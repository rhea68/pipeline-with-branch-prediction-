==> flow/design.v <==
module regs #(parameter n = 8)  
(input logic clk, nreset, 
 input logic w,
 input logic [n-1:0] Wdata,
 input logic [3:0] Raddr1, Raddr2,
 output logic [n-1:0] Rdata1, Rdata2
 );
	logic [n-1:0] gpr [13:0];
	always_ff @ (posedge clk,negedge nreset)
	begin
		if (!nreset)
          begin		
            gpr[0] <= 0;
			gpr[1] <= 0;
			gpr[2] <= 0;
			gpr[3] <= 0;
			gpr[4] <= 0;
			gpr[5] <= 0;
			gpr[6] <= 0;
			gpr[7] <= 0;
			gpr[8] <= 0;
			gpr[9] <= 0;
			gpr[10] <= 0;
			gpr[11] <= 0;
			gpr[12] <= 0;
			gpr[13] <= 0;
			end 
		else if (w)
		begin
            gpr[Raddr2] <= Wdata;
		end
	end
	always_comb
	begin
	   if (Raddr2==4'd0)
	         Rdata2 =  {n{1'b0}};
              else  
			    Rdata2 = gpr[Raddr2];
        if (Raddr1==4'd0)
	        Rdata1 =  {n{1'b0}};
	  else  Rdata1 = gpr[Raddr1];
	  end
endmodule  
; ---- Step by step through the tools: regs
; The steps from the RTL of regs to its reports follow in flow order.
; Line numbers count from 1 in the design file above.
; Library cell names are shortened.
; Not given: --
[inputs]
top_module = regs
clk_port = clk
library = sky130hd
corner = tt_025C_1v80

; ---- Elaborated design
; Yosys after proc, flatten, opt, wreduce and memory -nomap, before mapping. Enables and synchronous resets that opt folds into registers are not counted as muxes. Print and check cells are not counted. Equal cells are merged and count once.
[bits]
reg_bits = 104
inputBits = 19
output_inout_bits = 16
elab_cells = 58
[classes]
n_eq = 26
mux = 4
reduce_and_logical = 15
[ops]
columns = op, n
row1 = 8-bit parallel mux with 13-bit select, 2
row2 = 4-bit == test (second input constant), 12
row3 = 4-bit by 3-bit == test with 1-bit output (second input constant), 8
row4 = 2-bit AND reduction, 13
row5 = 4-bit by 2-bit == test with 1-bit output (second input constant), 4
row6 = 8-bit two-way mux, 2
row7 = 4-bit by 1-bit == test with 1-bit output (second input constant), 2
row8 = 4-bit logical NOT, 2

; ---- Longest topological paths
; Longest topological path by Yosys (ltp), each cell counted once; first at word level (registers and memories cut), then after technology mapping (sequential cells cut; the memories' decode and read muxes count).
[depth]
ltp_word = 3
abc_area = 1
depth_mapped = 10
ltp_nobuf = 9

; ---- Mapped cells and area
; Source: synth_stat.txt of the flow (Yosys; design flattened, memories mapped). It holds for the ABC_AREA given above (unset counts as 0); a run with the other value may have another netlist.
[mapped]
mapped_cells = 890
area_mm2 = 0.0060621
sequential_area_mm2 = 0.0026025
ff_cells = 104
buffers = 57
[by_type]
columns = cell_type, n, area_total_um2
row1 = dfrtp_1, 104, 2.6E+03
row2 = nand3_1, 189, 945.907
row3 = nand2_1, 237, 889.603
row4 = o21ai_0, 102, 510.49
row5 = nor2_1, 111, 416.65
row6 = inv_1, 56, 210.202
row7 = buf_2, 30, 150.144
row8 = clkbuf_1, 23, 86.333
row9 = a21oi_1, 15, 75.072
row10 = nor2_4, 5, 56.304
row11 = buf_4, 4, 30.029
row12 = o21ai_1, 4, 20.019
row13 = o21ai_4, 1, 16.266
row14 = nor2_2, 2, 12.512
row15 = nor3_2, 1, 10.01
row16 = clkinv_1, 2, 7.507
row17 = and2_0, 1, 6.256
row18 = and2_1, 1, 6.256
; Not listed: further types 2, cells in them 2.

; ---- Worst setup path after synthesis
; Source: OpenSTA report_checks on the synthesized netlist (no wires, ideal clock, input and output delay 20% of the period each), path of least setup slack; recovery checks are left aside. Register names are those of the netlist, which keeps one name where synthesis merged equal registers.
[synth_path]
kind = input to output
start = input Raddr2[1]
end = output Rdata2[6]
tclk_ps = 3620
input_delay_ps = 724
out_delay_ps = 724
t_first_pin_ps = 724
t_arrival_ps = 1770
required_time_ps = 2896
slack_ps = 1126
path_delay_ps = 1046
stages = 10
path_buffers = 2
period_less_setup_slack_ps = 2494
; "path_delay_ps" is the arrival time less input delay plus setup time.
; A path that ends at an output port has no setup time.
; "stages" counts driving pins, that of a launching flip-flop among them; a cell with two outputs on the path counts twice.
; "period_less_setup_slack_ps" = period - worst setup slack (recovery checks aside). The figure is calculated, with input and output delays left at 20% of the set period.
; The rows between start and end are the longest chain of elaborated cells between them; the timing report does not say that the signal goes this way. Where chains are equally long, one stands for them.
; A line is the first line of the expression or statement that the cell stems from. Yosys adds cells for indexed reads and writes and turns some case tables into memories.
[synth_between]
path_cell_list = buf_2 inv_1 nor2_2 buf_2 nand2_1 nor2_1 nor2_1 nand2_1 nor2_1 nor2_1
elab_chain_len = 3
cells_between = 16
classes_between = eq/ne (13); mux (2); reduce/logical (1)
[synth_lines]
columns = element, line
row1 = "start, declared", 5  ; input logic [3:0] Raddr1, Raddr2,
row2 = 4-bit == test, 38  ; Rdata2 = gpr[Raddr2];
row3 = 8-bit parallel mux with 13-bit select, 38
row4 = 8-bit two-way mux, 35  ; if (Raddr2==4'd0)
row5 = "end, declared", 6  ; output logic [n-1:0] Rdata1, Rdata2

; ---- Worst path after layout
; Path of least setup slack in the final report of record 1 (OpenROAD, finished layout, wires in). Where an end is a register, its clock arrival counts in the times.
; The path's times are printed in steps of 10 ps; the period is the one set.
[layout_path]
kind = input to output
start = input Raddr1[3]
end = output Rdata1[5]
tclk_ps = 2510
input_delay_ps = 500
out_delay_ps = 500
t_first_pin_ps = 500
t_arrival_ps = 1930
required_time_ps = 2010
slack_ps = 80
stages = 13
path_buffers = 6
; The rows between start and end are the longest chain of elaborated cells between them; the timing report does not say that the signal goes this way. Where chains are equally long, one stands for them.
[layout_between]
path_cell_list = buf_8 buf_6 nor2_4 buf_6 buf_16 buf_8 nand3_1 nand2_1 nor2_1 nand2_1 nor2_2 nor2_1 buf_2
elab_chain_len = 3
cells_between = 16
classes_between = eq/ne (13); mux (2); reduce/logical (1)
[layout_lines]
columns = element, line
row1 = "start, declared", 5  ; input logic [3:0] Raddr1, Raddr2,
row2 = 4-bit == test, 41  ; else Rdata1 = gpr[Raddr1];
row3 = 8-bit parallel mux with 13-bit select, 41
row4 = 8-bit two-way mux, 39  ; if (Raddr1==4'd0)
row5 = "end, declared", 6  ; output logic [n-1:0] Rdata1, Rdata2

Memo
Re: implementation data of regs

regs through Yosys and OpenROAD on sky130hd: 2 stored runs, unordered, with their settings and measured results. The constraints put input and output delay at 20% of the set period each and load the outputs with 0.01 pF.
"clock_period_reached_ps" is the run's clock period less its worst setup slack. It is reckoned from that one timing run; input and output delays stay at 20% of the period that was set.
"critical_path_time_ps": the worst setup path's part of the clock period (all of it between registers, 20% less for each end at a port) less its slack. A launch clock that arrives late makes it longer, a capture clock that arrives late makes it shorter.
"design_power_mw": no workload was simulated; the value follows from the tool's default switching activity.
"critical_path_time_ps" is known to 10 ps.

# record 1
==> flow/run.sh <==
#!/bin/bash
# the make line also repeats the synthesis and layout settings of config.mk as NAME=value (left out here)
make -C /OpenROAD-flow-scripts/flow DESIGN_CONFIG=/design/flow/config.mk WORK_HOME=/design/flow/orfs CLKGATE_MAP_FILE= finish
==> flow/config.mk <==
export PLATFORM = sky130hd
export DESIGN_NAME = regs
export DESIGN_NICKNAME = regs
export VERILOG_FILES = /design/flow/design.v
export SDC_FILE = /design/flow/constraint.sdc
export NUM_CORES = 4
export LEC_CHECK = 0
export ABC_AREA = 1
export CAP_MARGIN = 35
export CORE_MARGIN = 6
export CORE_UTILIZATION = 54
export CTS_CLUSTER_DIAMETER = 97
export SETUP_SLACK_MARGIN = 0.56
export SLEW_MARGIN = 20
==> flow/constraint.sdc <==
create_clock -name core_clock -period 2.51 [get_ports {clk}]
set_input_delay 0.5020 -clock core_clock [delete_from_list [all_inputs] [get_ports {clk}]]
set_output_delay 0.5020 -clock core_clock [all_outputs]
set_load 0.01 [all_outputs]

==> record 1: results <==
design_power_mw=4.803
tns_ps=0
critical_path_time_ps=1420
critical_path_type="input to output"
ws_setup_ps=82
yosys_chip_area_mm2=0.0060621
die_footprint_mm2=0.0139134
clock_period_reached_ps=2428
util_pct=77.6
layout_stdcell_area_mm2=0.0084481

# record 2
==> flow/run.sh <==
#!/bin/bash
# the make line also repeats the synthesis and layout settings of config.mk as NAME=value (left out here)
make -C /OpenROAD-flow-scripts/flow DESIGN_CONFIG=/design/flow/config.mk WORK_HOME=/design/flow/orfs CLKGATE_MAP_FILE= finish
==> flow/config.mk <==
export PLATFORM = sky130hd
export DESIGN_NAME = regs
export DESIGN_NICKNAME = regs
export VERILOG_FILES = /design/flow/design.v
export SDC_FILE = /design/flow/constraint.sdc
export NUM_CORES = 4
export LEC_CHECK = 0
export CAP_MARGIN = 20
export CORE_MARGIN = 2
export CORE_UTILIZATION = 40
export SLEW_MARGIN = 20
==> flow/constraint.sdc <==
create_clock -name core_clock -period 3.04 [get_ports {clk}]
set_input_delay 0.6080 -clock core_clock [delete_from_list [all_inputs] [get_ports {clk}]]
set_output_delay 0.6080 -clock core_clock [all_outputs]
set_load 0.01 [all_outputs]

==> record 2: results <==
util_pct=52.1
die_footprint_mm2=0.0169013
design_power_mw=4.376
yosys_chip_area_mm2=0.0063511
clock_period_reached_ps=2959
critical_path_time_ps=1740
critical_path_type="input to output"
tns_ps=0
ws_setup_ps=81
layout_stdcell_area_mm2=0.0081816
